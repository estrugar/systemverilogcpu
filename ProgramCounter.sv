==> flow/design.v <==
module ProgramCounter(
	 input logic Clock, 
    input logic Reset, 
	 input logic LoadEnable, 
	 input logic [15:0] LoadValue, 
	 input logic OffsetEnable, 
	 input logic signed [8:0] Offset, 
	 output logic signed [15:0] CounterValue
);
	logic x = 0;  
always_ff @ (posedge Clock)  
    begin
		  if (Reset || x==0)  
				 CounterValue <= 16'd0;	 
		  else if (LoadEnable)  
				 CounterValue <= LoadValue;  
        else if (OffsetEnable)  
				 CounterValue  <= CounterValue + Offset;  
		  else
             CounterValue++;  
x = 1;  
    end
endmodule
# Reports on ProgramCounter
# What the tools print for ProgramCounter, step after step.
# Lines are those of the file above, counted from 1.
# Library cell names are shortened.
inputs:
  top_module: "ProgramCounter"
  clock: "Clock"
  lib: "sky130hd"
  lib_corner: "tt_025C_1v80"

# Word level
# Yosys after proc, flatten, opt, wreduce and memory -nomap, before mapping. Enables and synchronous resets that opt folds into registers are not counted as muxes. Memory bits, and registers merged into a memory's read port (data or address), are not among the register bits. Print and check cells are not counted. Equal cells are merged and count once.
word_totals:
  latchBits: 0
  mem_count: 0
  clocked_rd_ports_x_width: 0
  reg_bits: 17
  output_inout_bits: 16
  rom_bits: 0
  ram_bits: 0
  wordCells: 8
  input_bits: 29
classes:
  equal: 0
  addsub: 2
  compare: 0
  shifts: 0
  n_mul: 0
  reduce_and_logical: 1
  logic: 1
  mux: 2
  div_mod_pow: 0
op_table:
  columns: ["operator", "count"]
  rows:
  - ["2-to-1 mux 16 bit", 2]
  - ["adder 16 x 2 -> 16 bit (second input constant)", 1]
  - ["adder 16 x 9 -> 16 bit", 1]
  - ["logical OR 1 bit", 1]
  - ["NOT 1 bit", 1]

# Depth
# Longest topological path by Yosys (ltp), each cell counted once; first at word level (registers and memories cut), then after technology mapping (sequential cells cut; the memories' decode and read muxes count).
logic_depth:
  depth_word: 3
  abc_area: 0
  mapped_depth: 10
  mapped_depth_nobuf: 9

# After synthesis
# The flow's flattened synthesis, as Yosys stat reports it; memories are mapped. The netlist is that of the ABC_AREA named above (0 if unset); the other value can give another one.
# The area totals of this step are shown rounded.
by_type:
  columns: ["cell_type", "count", "type_area_um2"]
  rows:
  - ["dfxtp_1", 17, 340.326]
  - ["ha_1", 8, 100.096]
  - ["nor2_1", 25, 93.84]
  - ["mux2i_1", 8, 80.077]
  - ["nand3_1", 13, 65.062]
  - ["a21oi_1", 10, 50.048]
  - ["and2_1", 8, 50.048]
  - ["xnor2_1", 5, 43.792]
  - ["o211ai_1", 5, 37.536]
  - ["xor2_1", 4, 35.034]
  - ["buf_6", 3, 33.782]
  - ["a21boi_1", 4, 30.029]
  - ["a21o_1", 4, 30.029]
  - ["nor3_1", 6, 30.029]
  - ["a221oi_4", 1, 26.275]
  - ["nand4b_1", 3, 26.275]
  - ["nand4_1", 4, 25.024]
  - ["nand2_1", 6, 22.522]
# Not listed: further types 38, cells in them 52.
synth_totals:
  cell_count: 186
  buffers: 12
  flip_flops: 17
  mapped_area_um2: 1500
  seqArea_um2: 340

# Timing after synthesis
# Source: OpenSTA report_checks on the synthesized netlist (no wires, ideal clock, input and output delay 20% of the period each), path of least setup slack; recovery checks are left aside. Register names are those of the netlist, which keeps one name where synthesis merged equal registers.
synth_path:
  path_type: "input to register"
  from: "input port OffsetEnable"
  to: "register CounterValue[10]"
  in_delay_ns: 0.512
  period_ns: 2.56
  delay_ns: 2.074
  driving_pins: 10
  arrival_ns: 2.464
  setup_ns: 0.122
  n_path_buf: 1
  t_required_ns: 2.438
  t_first_pin_ns: 0.512
  path_slack_ns: -0.027
  synth_period_reached_ns: 2.587
# "delay_ns" is the arrival time less input delay plus setup time.
# "driving_pins": output pins that drive a net of the path, with the launching flip-flop's if there is one; two outputs of one cell count as two.
# "synth_period_reached_ns" is the clock period less the worst setup slack; recovery checks do not enter. This is arithmetic on one report: input and output delays are still those of the set period (20% each).
# The rows between start and end are the longest chain of elaborated cells between them; the timing report does not say that the signal goes this way. Where chains are equally long, one stands for them.
# A line is the first line of the expression or statement that the cell stems from. Yosys adds cells for indexed reads and writes and turns some case tables into memories.
# A register here has more assigning lines than the two given.
synth_via:
  cell_sequence: "buf_2 -> nand2b_1 -> ha_1 -> fa_1 -> a21o_1 -> a221oi_4 -> nor2_1 -> a221oi_2 -> nor4_1 -> nand3b_1"
  elab_chain_cells: 2
  cone_cells: 2
  lines_between: 2
  classes_between: "2 x mux"
synth_rtl:
  columns: ["element", "line_no", "text"]
  rows:
  - ["start: declaration", 6, "input logic OffsetEnable,"]
  - ["2-to-1 mux 16 bit", 17, "else if (OffsetEnable)"]
  - ["2-to-1 mux 16 bit", 15, "else if (LoadEnable)"]
  - ["end: assignment", 16, "CounterValue <= LoadValue;"]
  - ["end: assignment", 18, "CounterValue <= CounterValue + Offset;"]
  - ["end: declaration", 8, "output logic signed [15:0] CounterValue"]

# Timing after layout
# From the final timing report of flow run 2: the path of least setup slack in the routed layout; clock arrival at registers is part of the times.
layout_path:
  path_type: "input to register"
  from: "input port Offset[0]"
  to: "register CounterValue[14]"
  period_ns: 1.87
  driving_pins: 10
  setup_ns: 0.11
  path_slack_ns: -0.39
  t_first_pin_ns: 0.37
  in_delay_ns: 0.37
  n_path_buf: 1
  arrival_ns: 2.41
  t_required_ns: 2.02
# The rows between start and end are the longest chain of elaborated cells between them; the timing report does not say that the signal goes this way. Where chains are equally long, one stands for them.
# A register here has more assigning lines than the two given.
layout_via:
  cell_sequence: "buf_2 -> nand2b_4 -> ha_4 -> fa_2 -> a21o_1 -> a221oi_4 -> nor2_2 -> o311ai_2 -> a31o_1 -> nand3_1"
  elab_chain_cells: 3
  cone_cells: 3
  lines_between: 3
  classes_between: "1 x add/sub; 2 x mux"
layout_rtl:
  columns: ["element", "line_no", "text"]
  rows:
  - ["start: declaration", 7, "input logic signed [8:0] Offset,"]
  - ["adder 16 x 9 -> 16 bit", 18, "CounterValue <= CounterValue + Offset;"]
  - ["2-to-1 mux 16 bit", 17, "else if (OffsetEnable)"]
  - ["2-to-1 mux 16 bit", 15, "else if (LoadEnable)"]
  - ["end: assignment", 16, "CounterValue <= LoadValue;"]
  - ["end: assignment", 18, null]
  - ["end: declaration", 8, "output logic signed [15:0] CounterValue"]

Data sheet: physical implementation of ProgramCounter

Below are 2 stored runs of the flow (Yosys, OpenROAD; platform sky130hd) on ProgramCounter, each with its settings and what was measured, unordered. Constraints: input delay and output delay 20% of the set period each, output load 0.01 pF.
"fin_power_uw" is the tool's figure for a default switching activity; nothing was simulated.
The results are shown rounded.

--- flow run 1 ---
==> flow/run.sh <==
#!/bin/bash
# the make line also repeats the synthesis and layout settings of config.mk as NAME=value (left out here)
make -C /OpenROAD-flow-scripts/flow DESIGN_CONFIG=/design/flow/config.mk WORK_HOME=/design/flow/orfs CLKGATE_MAP_FILE= finish
==> flow/config.mk <==
export PLATFORM = sky130hd
export DESIGN_NAME = ProgramCounter
export DESIGN_NICKNAME = ProgramCounter
export VERILOG_FILES = /design/flow/design.v
export SDC_FILE = /design/flow/constraint.sdc
export NUM_CORES = 4
export LEC_CHECK = 0
export ABC_AREA = 0
export CAP_MARGIN = 20
export CELL_PAD_IN_SITES_GLOBAL_PLACEMENT = 3
export CORE_MARGIN = 2
export CORE_UTILIZATION = 65
export CTS_CLUSTER_DIAMETER = 345
export CTS_CLUSTER_SIZE = 69
export GPL_TIMING_DRIVEN = 0
export HOLD_SLACK_MARGIN = -0.03
export PLACE_DENSITY_LB_ADDON = 0.19
export SETUP_SLACK_MARGIN = -0.01
export SLEW_MARGIN = 20
==> flow/constraint.sdc <==
create_clock -name core_clock -period 2.43 [get_ports {Clock}]
set_input_delay 0.4860 -clock core_clock [delete_from_list [all_inputs] [get_ports {Clock}]]
set_output_delay 0.4860 -clock core_clock [all_outputs]
set_load 0.01 [all_outputs]

==> results, as YAML <==
outcome: "no final report: placement broke off with FLW-0024"

--- flow run 2 ---
==> flow/run.sh <==
#!/bin/bash
# the make line also repeats the synthesis and layout settings of config.mk as NAME=value (left out here)
make -C /OpenROAD-flow-scripts/flow DESIGN_CONFIG=/design/flow/config.mk WORK_HOME=/design/flow/orfs CLKGATE_MAP_FILE= finish
==> flow/config.mk <==
export PLATFORM = sky130hd
export DESIGN_NAME = ProgramCounter
export DESIGN_NICKNAME = ProgramCounter
export VERILOG_FILES = /design/flow/design.v
export SDC_FILE = /design/flow/constraint.sdc
export NUM_CORES = 4
export LEC_CHECK = 0
export CAP_MARGIN = 20
export CORE_MARGIN = 2
export CORE_UTILIZATION = 36
export CTS_CLUSTER_DIAMETER = 247
export GPL_ROUTABILITY_DRIVEN = 0
export GPL_TIMING_DRIVEN = 0
export PLACE_DENSITY_LB_ADDON = 0.07
export SETUP_SLACK_MARGIN = -0.06
export SLEW_MARGIN = 20
export TNS_END_PERCENT = 40
==> flow/constraint.sdc <==
create_clock -name core_clock -period 1.87 [get_ports {Clock}]
set_input_delay 0.3740 -clock core_clock [delete_from_list [all_inputs] [get_ports {Clock}]]
set_output_delay 0.3740 -clock core_clock [all_outputs]
set_load 0.01 [all_outputs]

==> results, as YAML <==
results:
  hold_worst_slack_ns: 0.57
  yosys.chip_area_um2: 1500
  fin_power_uw: 1100
  timing.setup.tns_ns: -2.5
  util_pct: 61
  worst_setup_slack_ns: -0.39
  die_footprint_um2: 4800
  finalCellArea_um2: 2400
